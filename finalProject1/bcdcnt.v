==> flow/design.v <==
module bcdcnt(inc, dec, clr, clk, bcd0, bcd1);
  input inc,dec,clk,clr;
  output [3:0] bcd0,bcd1;
  reg [3:0] tmp0,tmp1;
  always@(posedge clk)
  begin
    if(clr == 0)begin
	   tmp0 <= 4'h0; tmp1 <= 4'h0;
		end
	 else if(inc == 1)begin
	   if(tmp0 < 9)
		  tmp0 <= tmp0 + 1;
		else if (tmp1 < 9)begin
		  tmp1 <= tmp1 +1;
		  tmp0 <= 0;
		  end
	 end
	 else if (dec == 1)begin
	   if(tmp0 > 0)
		  tmp0 <= tmp0 - 1;
		else if (tmp1 > 0)begin
		  tmp1 <= tmp1 -1;
		  tmp0 <= 9;
		  end
	 end
  end
  assign bcd0 = tmp0;
  assign bcd1 = tmp1;
endmodule
Step by step through the tools: bcdcnt
What the tools print for bcdcnt, step after step. Line numbers count from 1 in the design file above. Operators: Yosys type, input widths -> output width; for muxes data width and select width s. Library cell names are shortened. A cell with n/a has no value.

Top module: bcdcnt. Clock port: clk. Standard-cell library: sky130hd. Timing corner: tt_025C_1v80.

Elaborated design
Counts by Yosys on the flattened word-level netlist (proc, flatten, opt, wreduce; memories kept). Register bits leave out memories and registers merged into their read ports (data or address). Print and check cells are left out. Cells with the same type and inputs are merged into one.

The entry for register bits after elaboration reads 8. For input bits the number is 4. For output and inout port bits the number is 8.

The entry for add/sub/neg operators reads 4. Magnitude comparators: 4. Equal/unequal tests: 4. The figure for mux-type cells is 12. The entry for reductions and logical operators reads 5.

Operators by type and width (number): $mux 4 (12); $add 4x1->4 const B (2); $sub 4x1->4 const B (2); $gt 4x1->1 const B (2); $lt 4x4->1 const B (2); $reduce_and 5->1 (1); $ne 2x2->1 const B (2); $reduce_bool 2->1 (2); $ne 3x1->1 const B (1); $reduce_and 3->1 (1); $reduce_bool 3->1 (1); $ne 2x1->1 const B (1).

Depth
Longest topological path by Yosys (ltp), each cell counted once; first at word level (registers and memories cut), then after technology mapping (sequential cells cut; the memories' decode and read muxes count).

Depth in word-level cells: 5. For ABC_AREA the number is 0. The entry for depth in mapped cells reads 6.

Mapped cells and area
Yosys stat after the flow's synthesis: flattened, memories mapped to cells. It holds for the ABC_AREA given above (unset counts as 0); a run with the other value may have another netlist.

Cell types (number): dfxtp_1 (8); ha_1 (5); a21oi_1 (6); inv_1 (7); nand2_1 (7); a31oi_1 (4); nor4b_4 (1); a211oi_1 (3); fa_1 (1); nand2b_1 (3); nor2_1 (5); a21o_1 (2); a221oi_2 (1); nand3_1 (3); o21ai_0 (3); o21bai_1 (2); o31ai_1 (2); a211oi_2 (1).

Other cell types: 25; their cells: 27.

Standard cells after synthesis: 91. The entry for synthesis area reads 0.0007532 mm². For flip-flops the number is 8.

Path before layout
OpenSTA on the mapped netlist: ideal clock, no wires. The path of least setup slack (recovery checks aside). Input and output delay are each 20% of the period. Register names are those of the netlist, which keeps one name where synthesis merged equal registers.

Path kind: reg2reg. From: reg tmp0[0]. To: reg tmp0[2]. The entry for clock period reads 2.59 ns. For library setup time the number is 0.086 ns. Under arrival stands 1.705 ns. The figure for setup slack is 0.799 ns. The entry for delay of the path reads 1.791 ns. Under stages stands 7. The figure for buffers on the path is 0. Synthesis period reached: 1.791 ns.

"delay of the path" = arrival - input delay + setup time. "stages": output pins that drive a net of the path, with the launching flip-flop's if there is one; two outputs of one cell count as two. "synthesis period reached" is the clock period less the worst setup slack; recovery checks do not enter. This is arithmetic on one report: input and output delays are still those of the set period (20% each). The rows between start and end are the longest chain of elaborated cells between them; the timing report does not say that the signal goes this way. Where chains are equally long, one stands for them. Each line given opens the expression or statement behind the cell; cells for indexed reads and writes are added by Yosys, which also makes memories of some case tables. At most two assigning lines are given for a register; there are more.

Cell sequence: dfxtp_1 -> inv_1 -> ha_1 -> nor2b_1 -> or3_1 -> and2_4 -> a221oi_2. For length of the longest elaborated chain the number is 4. Elaborated cells between the ends (all ways): 11. RTL lines with such cells: 6. Those cells by class: add/sub (2); compare (2); eq/ne (1); mux (4); reduce/logical (2).

Ends and longest elaborated chain, after synthesis: from (decl) (line 4) `reg [3:0] tmp0,tmp1;`; from (assign) (line 12) `tmp0 <= tmp0 + 1;`; from (assign) (line 20) `tmp0 <= tmp0 - 1;`; $sub 4x1->4 (line 20); $mux 4 (line 19) `if(tmp0 > 0)`; $mux 4 (line 18) `else if (dec == 1)begin`; $mux 4 (line 10) `else if(inc == 1)begin`; to (assign) (line 12); to (assign) (line 20); to (decl) (line 4).

Timing after layout
From the final timing report of job 1: the path of least setup slack in the routed layout; clock arrival at registers is part of the times.

Path kind: in2reg. From: in inc. To: reg tmp1[3]. The entry for clock period reads 3.66 ns. External input delay: 0.73 ns. For library setup time the number is 0.10 ns. Under arrival stands 2.60 ns. The figure for setup slack is 1.22 ns. Under stages stands 7. The figure for buffers on the path is 1.

The rows between start and end are the longest chain of elaborated cells between them; the timing report does not say that the signal goes this way. Where chains are equally long, one stands for them. At most two assigning lines are given for a register; there are more.

Cell sequence: clkdlybuf4s50_1 -> inv_1 -> ha_1 -> a21oi_1 -> a21oi_1 -> a2bb2oi_1 -> o221a_2. For length of the longest elaborated chain the number is 2. Elaborated cells between the ends (all ways): 7. RTL lines with such cells: 1. Those cells by class: eq/ne (3); mux (1); reduce/logical (3).

Ends and longest elaborated chain, after layout: from (decl) (line 2) `input inc,dec,clk,clr;`; $ne 2x1->1; $reduce_and 5->1; to (assign) (line 14) `tmp1 <= tmp1 +1;`; to (assign) (line 22) `tmp1 <= tmp1 -1;`; to (decl) (line 4) `reg [3:0] tmp0,tmp1;`.

Subject: flow runs of bcdcnt

Hi,

Record of 2 stored runs of the RTL-to-layout flow on bcdcnt, platform sky130hd. The runs are unordered. Constraints: input delay and output delay 20% of the set period each, output load 0.01 pF. "critical setup path time" = time allowed to the worst setup path (clock period - input delay - output delay, where it has them) - its slack; a late launch clock adds to it, a late capture clock takes from it.

Job 1 has these settings: period_ns 3.66; CORE_UTILIZATION 52; PLACE_DENSITY_LB_ADDON 0.14; CELL_PAD_IN_SITES_GLOBAL_PLACEMENT 0; GPL_TIMING_DRIVEN 0; GPL_ROUTABILITY_DRIVEN 1; CTS_CLUSTER_DIAMETER 233; SLEW_MARGIN 25; MAX_ROUTING_LAYER met5; CAP_MARGIN 20; CORE_MARGIN 2. The smallest setup slack reads 1.220 ns. The area of the standard cells in the finished layout reads 0.0009046 mm². The post-synthesis cell area stands at 0.0007532 mm². The full die area comes to 0.001769 mm². For the critical setup path time the run shows 1.71 ns. Class of the worst setup path: in2reg.

Job 2 has these settings: period_ns 2.1; CORE_UTILIZATION 18; CORE_ASPECT_RATIO 1.37; CORE_MARGIN 5; CELL_PAD_IN_SITES_GLOBAL_PLACEMENT 0; ABC_AREA 1; GPL_TIMING_DRIVEN 0; CTS_CLUSTER_DIAMETER 172; MAX_ROUTING_LAYER met4; CAP_MARGIN 20; SLEW_MARGIN 20. The smallest setup slack reads 0.420 ns. The area of the standard cells in the finished layout reads 0.0009384 mm². The post-synthesis cell area stands at 0.0007407 mm². The full die area comes to 0.0055139 mm². For the critical setup path time the run shows 1.26 ns. Class of the worst setup path: reg2out.

Regards
