==> flow/design.v <==
module adder(A, B, C, D, S1, S0,clk);
input clk;
input [2:0]A, B, C, D;
output reg[2:0]S1, S0;
wire [4:0]S;
assign S = A + B + C + D;
always@(posedge clk)
begin
  S0 <= S % 10;
  S1 <= S / 10;
end
endmodule
## Step by step through the tools: adder

What the tools print for adder, step after step.
Line numbers count from 1 in the design file above.
Cell names lack the library's common part.
Not given: --

| inputs | value |
|---|---|
| design top | adder |
| clock | clk |
| library | sky130hd |
| corner | tt_025C_1v80 |

## After elaboration

Yosys after proc, flatten, opt, wreduce and memory -nomap, before mapping. Enables and synchronous resets that opt folds into registers are not counted as muxes. Memory bits, and registers merged into a memory's read port (data or address), are not among the register bits. Print and check cells are not counted. Equal cells are merged and count once.

| operators by class | value |
|---|---|
| $add $sub $neg | 3 |
| divide/modulo/power cells | 2 |

Operators with widths:

| kind | number |
|---|---|
| 5-bit by 4-bit divider with 32-bit output with constant B | 1 |
| 5-bit by 4-bit modulo with 32-bit output with constant B | 1 |
| 4-bit by 3-bit adder with 5-bit output | 1 |
| 5-bit by 3-bit adder with 5-bit output | 1 |
| 3-bit by 3-bit adder with 4-bit output | 1 |

| bit counts | value |
|---|---|
| flip-flop bits (word level) | 6 |
| output and inout bits | 6 |

## Longest topological paths

Depth = most cells in a row (Yosys ltp): at word level without a register or memory, in the mapped netlist without a sequential cell, where the memories' decode and read muxes count.

| depth | value |
|---|---|
| depth in word-level cells | 4 |
| ABC_AREA | 0 |
| gate-level depth with buffers | 14 |

## After synthesis

Yosys stat after the flow's synthesis: flattened, memories mapped to cells. It holds for the ABC_AREA given above (unset counts as 0); a run with the other value may have another netlist.

Cells by type:

| cell type | number |
|---|---|
| fa_1 | 6 |
| dfxtp_1 | 5 |
| ha_1 | 5 |
| inv_1 | 13 |
| nand2_1 | 6 |
| a211o_1 | 2 |
| a21oi_4 | 1 |
| a21o_1 | 2 |
| a21oi_1 | 3 |
| mux2_4 | 1 |
| nor2_1 | 4 |
| a211oi_2 | 1 |
| o21ai_0 | 2 |
| a32oi_1 | 1 |
| o221ai_1 | 1 |
| xor2_1 | 1 |
| a211oi_1 | 1 |
| buf_4 | 1 |

Not listed: further types 8, cells in them 8.

| synthesis totals | value |
|---|---|
| standard cells after synthesis | 64 |
| cell area after synthesis | 550.5 um^2 |
| sequential part of the area | 100.1 um^2 |
| flip-flop cells | 5 |

## Timing after synthesis

OpenSTA on the mapped netlist: ideal clock, no wires. The path of least setup slack (recovery checks aside). Input and output delay are each 20% of the period. Register names are those of the netlist, which keeps one name where synthesis merged equal registers.

| path after synthesis | value |
|---|---|
| path type | in2reg |
| start point | in A[1] |
| end point | reg S0[2] |
| period | 4.58 ns |
| external input delay | 0.916 ns |
| setup time | 0.079 ns |
| time at the first pin | 0.916 ns |
| data arrival time | 3.954 ns |
| data required time | 4.501 ns |
| path slack | 0.546 ns |
| delay of the path | 3.117 ns |
| stages | 14 |
| synthesis period reached | 4.034 ns |

"delay of the path" = arrival - input delay + setup time.
"stages" counts driving pins, that of a launching flip-flop among them; a cell with two outputs on the path counts twice.
"synthesis period reached" = period - worst setup slack (recovery checks aside). The figure is calculated, with input and output delays left at 20% of the set period.
The rows between start and end are the longest chain of elaborated cells between them; the timing report does not say that the signal goes this way. Where chains are equally long, one stands for them.
A line is the first line of the expression or statement that the cell stems from. Yosys adds cells for indexed reads and writes and turns some case tables into memories.

| between the ends, after synthesis | value |
|---|---|
| cells stage by stage | inv_1 fa_1 fa_1 inv_1 ha_1 inv_1 fa_1 xor2_1 nand2_1 ha_1 nand2b_1 nor2_1 mux2_4 a211oi_2 |
| length of the longest elaborated chain | 4 |

Ends and longest elaborated chain, after synthesis:

| what | RTL line | source |
|---|---|---|
| start: declaration | 3 | `input [2:0]A, B, C, D;` |
| 3-bit by 3-bit adder with 4-bit output | 6 | `assign S = A + B + C + D;` |
| 4-bit by 3-bit adder with 5-bit output | 6 |  |
| 5-bit by 3-bit adder with 5-bit output | 6 |  |
| 5-bit by 4-bit modulo with 32-bit output | 9 | `S0 <= S % 10;` |
| end: assignment | 9 |  |
| end: declaration | 4 | `output reg[2:0]S1, S0;` |

## Timing after layout

Path of least setup slack in the final report of stored run 1 (OpenROAD, finished layout, wires in). Where an end is a register, its clock arrival counts in the times.

| path post-layout | value |
|---|---|
| path type | in2reg |
| start point | in A[1] |
| end point | reg S0[2] |
| period | 5.1 ns |
| external input delay | 1.02 ns |
| setup time | 0.07 ns |
| time at the first pin | 1.02 ns |
| data arrival time | 4.80 ns |
| data required time | 5.28 ns |
| path slack | 0.47 ns |
| stages | 15 |

The rows between start and end are the longest chain of elaborated cells between them; the timing report does not say that the signal goes this way. Where chains are equally long, one stands for them.

| between the ends, post-layout | value |
|---|---|
| cells stage by stage | clkdlybuf4s50_1 inv_1 fa_1 fa_1 inv_1 ha_1 inv_1 fa_1 xor2_1 nand2_1 ha_1 nand2b_1 nor2_1 mux2_4 a211oi_2 |
| length of the longest elaborated chain | 4 |

Ends and longest elaborated chain, post-layout:

| what | RTL line | source |
|---|---|---|
| start: declaration | 3 | `input [2:0]A, B, C, D;` |
| 3-bit by 3-bit adder with 4-bit output | 6 | `assign S = A + B + C + D;` |
| 4-bit by 3-bit adder with 5-bit output | 6 |  |
| 5-bit by 3-bit adder with 5-bit output | 6 |  |
| 5-bit by 4-bit modulo with 32-bit output | 9 | `S0 <= S % 10;` |
| end: assignment | 9 |  |
| end: declaration | 4 | `output reg[2:0]S1, S0;` |

Lab notebook: adder

Top module adder; platform sky130hd; tools Yosys and OpenROAD; 2 stored runs in no particular order. Input and output delays are each 20% of the period that was set; the output load is 0.01 pF.
"period reached": clock period set for the run, less the worst setup slack. It is reckoned from that one timing run; input and output delays stay at 20% of the period that was set.
"time on the worst setup path" is the time allowed to the run's worst setup path (the clock period less input and output delay, where it has them) less its slack. Clock arrival times count: a late capture clock shortens it, a late launch clock lengthens it.
By "total power of the final layout" is meant OpenSTA's value without simulated activity: inputs other than the clock are taken to toggle once in ten clock periods, and the tool carries that through the logic.

## Stored run 1

==> flow/run.sh <==
#!/bin/bash
# the make line also repeats the synthesis and layout settings of config.mk as NAME=value (left out here)
make -C /OpenROAD-flow-scripts/flow DESIGN_CONFIG=/design/flow/config.mk WORK_HOME=/design/flow/orfs CLKGATE_MAP_FILE= finish
==> flow/config.mk <==
export PLATFORM = sky130hd
export DESIGN_NAME = adder
export DESIGN_NICKNAME = adder
export VERILOG_FILES = /design/flow/design.v
export SDC_FILE = /design/flow/constraint.sdc
export NUM_CORES = 4
export LEC_CHECK = 0
export CAP_MARGIN = 20
export CORE_MARGIN = 2
export CORE_UTILIZATION = 40
export SLEW_MARGIN = 20
==> flow/constraint.sdc <==
create_clock -name core_clock -period 5.1 [get_ports {clk}]
set_input_delay 1.0200 -clock core_clock [delete_from_list [all_inputs] [get_ports {clk}]]
set_output_delay 1.0200 -clock core_clock [all_outputs]
set_load 0.01 [all_outputs]

| result of stored run 1 | value |
|---|---|
| cell area after synthesis | 550.5 um^2 |
| die outline area | 1689.2 um^2 |
| standard-cell area after routing | 755.7 um^2 |
| utilization in the final report | 0.581 |
| smallest setup slack | 0.474 ns |
| total negative slack | 0.000 ns |
| final worst hold slack | 1.392 ns |
| total power of the final layout | 0.3149 mW |
| period reached | 4.626 ns |
| time on the worst setup path | 3.61 ns |
| type of the worst setup path | in2reg |

## Stored run 2

==> flow/run.sh <==
#!/bin/bash
# the make line also repeats the synthesis and layout settings of config.mk as NAME=value (left out here)
make -C /OpenROAD-flow-scripts/flow DESIGN_CONFIG=/design/flow/config.mk WORK_HOME=/design/flow/orfs CLKGATE_MAP_FILE= finish
==> flow/config.mk <==
export PLATFORM = sky130hd
export DESIGN_NAME = adder
export DESIGN_NICKNAME = adder
export VERILOG_FILES = /design/flow/design.v
export SDC_FILE = /design/flow/constraint.sdc
export NUM_CORES = 4
export LEC_CHECK = 0
export CAP_MARGIN = 0
export CELL_PAD_IN_SITES_DETAIL_PLACEMENT = 0
export CORE_MARGIN = 2
export CORE_UTILIZATION = 67
export CTS_CLUSTER_SIZE = 30
export PLACE_DENSITY_LB_ADDON = 0.09
export SLEW_MARGIN = 15
export TNS_END_PERCENT = 95
==> flow/constraint.sdc <==
create_clock -name core_clock -period 4.58 [get_ports {clk}]
set_input_delay 0.9160 -clock core_clock [delete_from_list [all_inputs] [get_ports {clk}]]
set_output_delay 0.9160 -clock core_clock [all_outputs]
set_load 0.01 [all_outputs]

Stored run 2: not finished: floorplanning ended with error PDN-0185
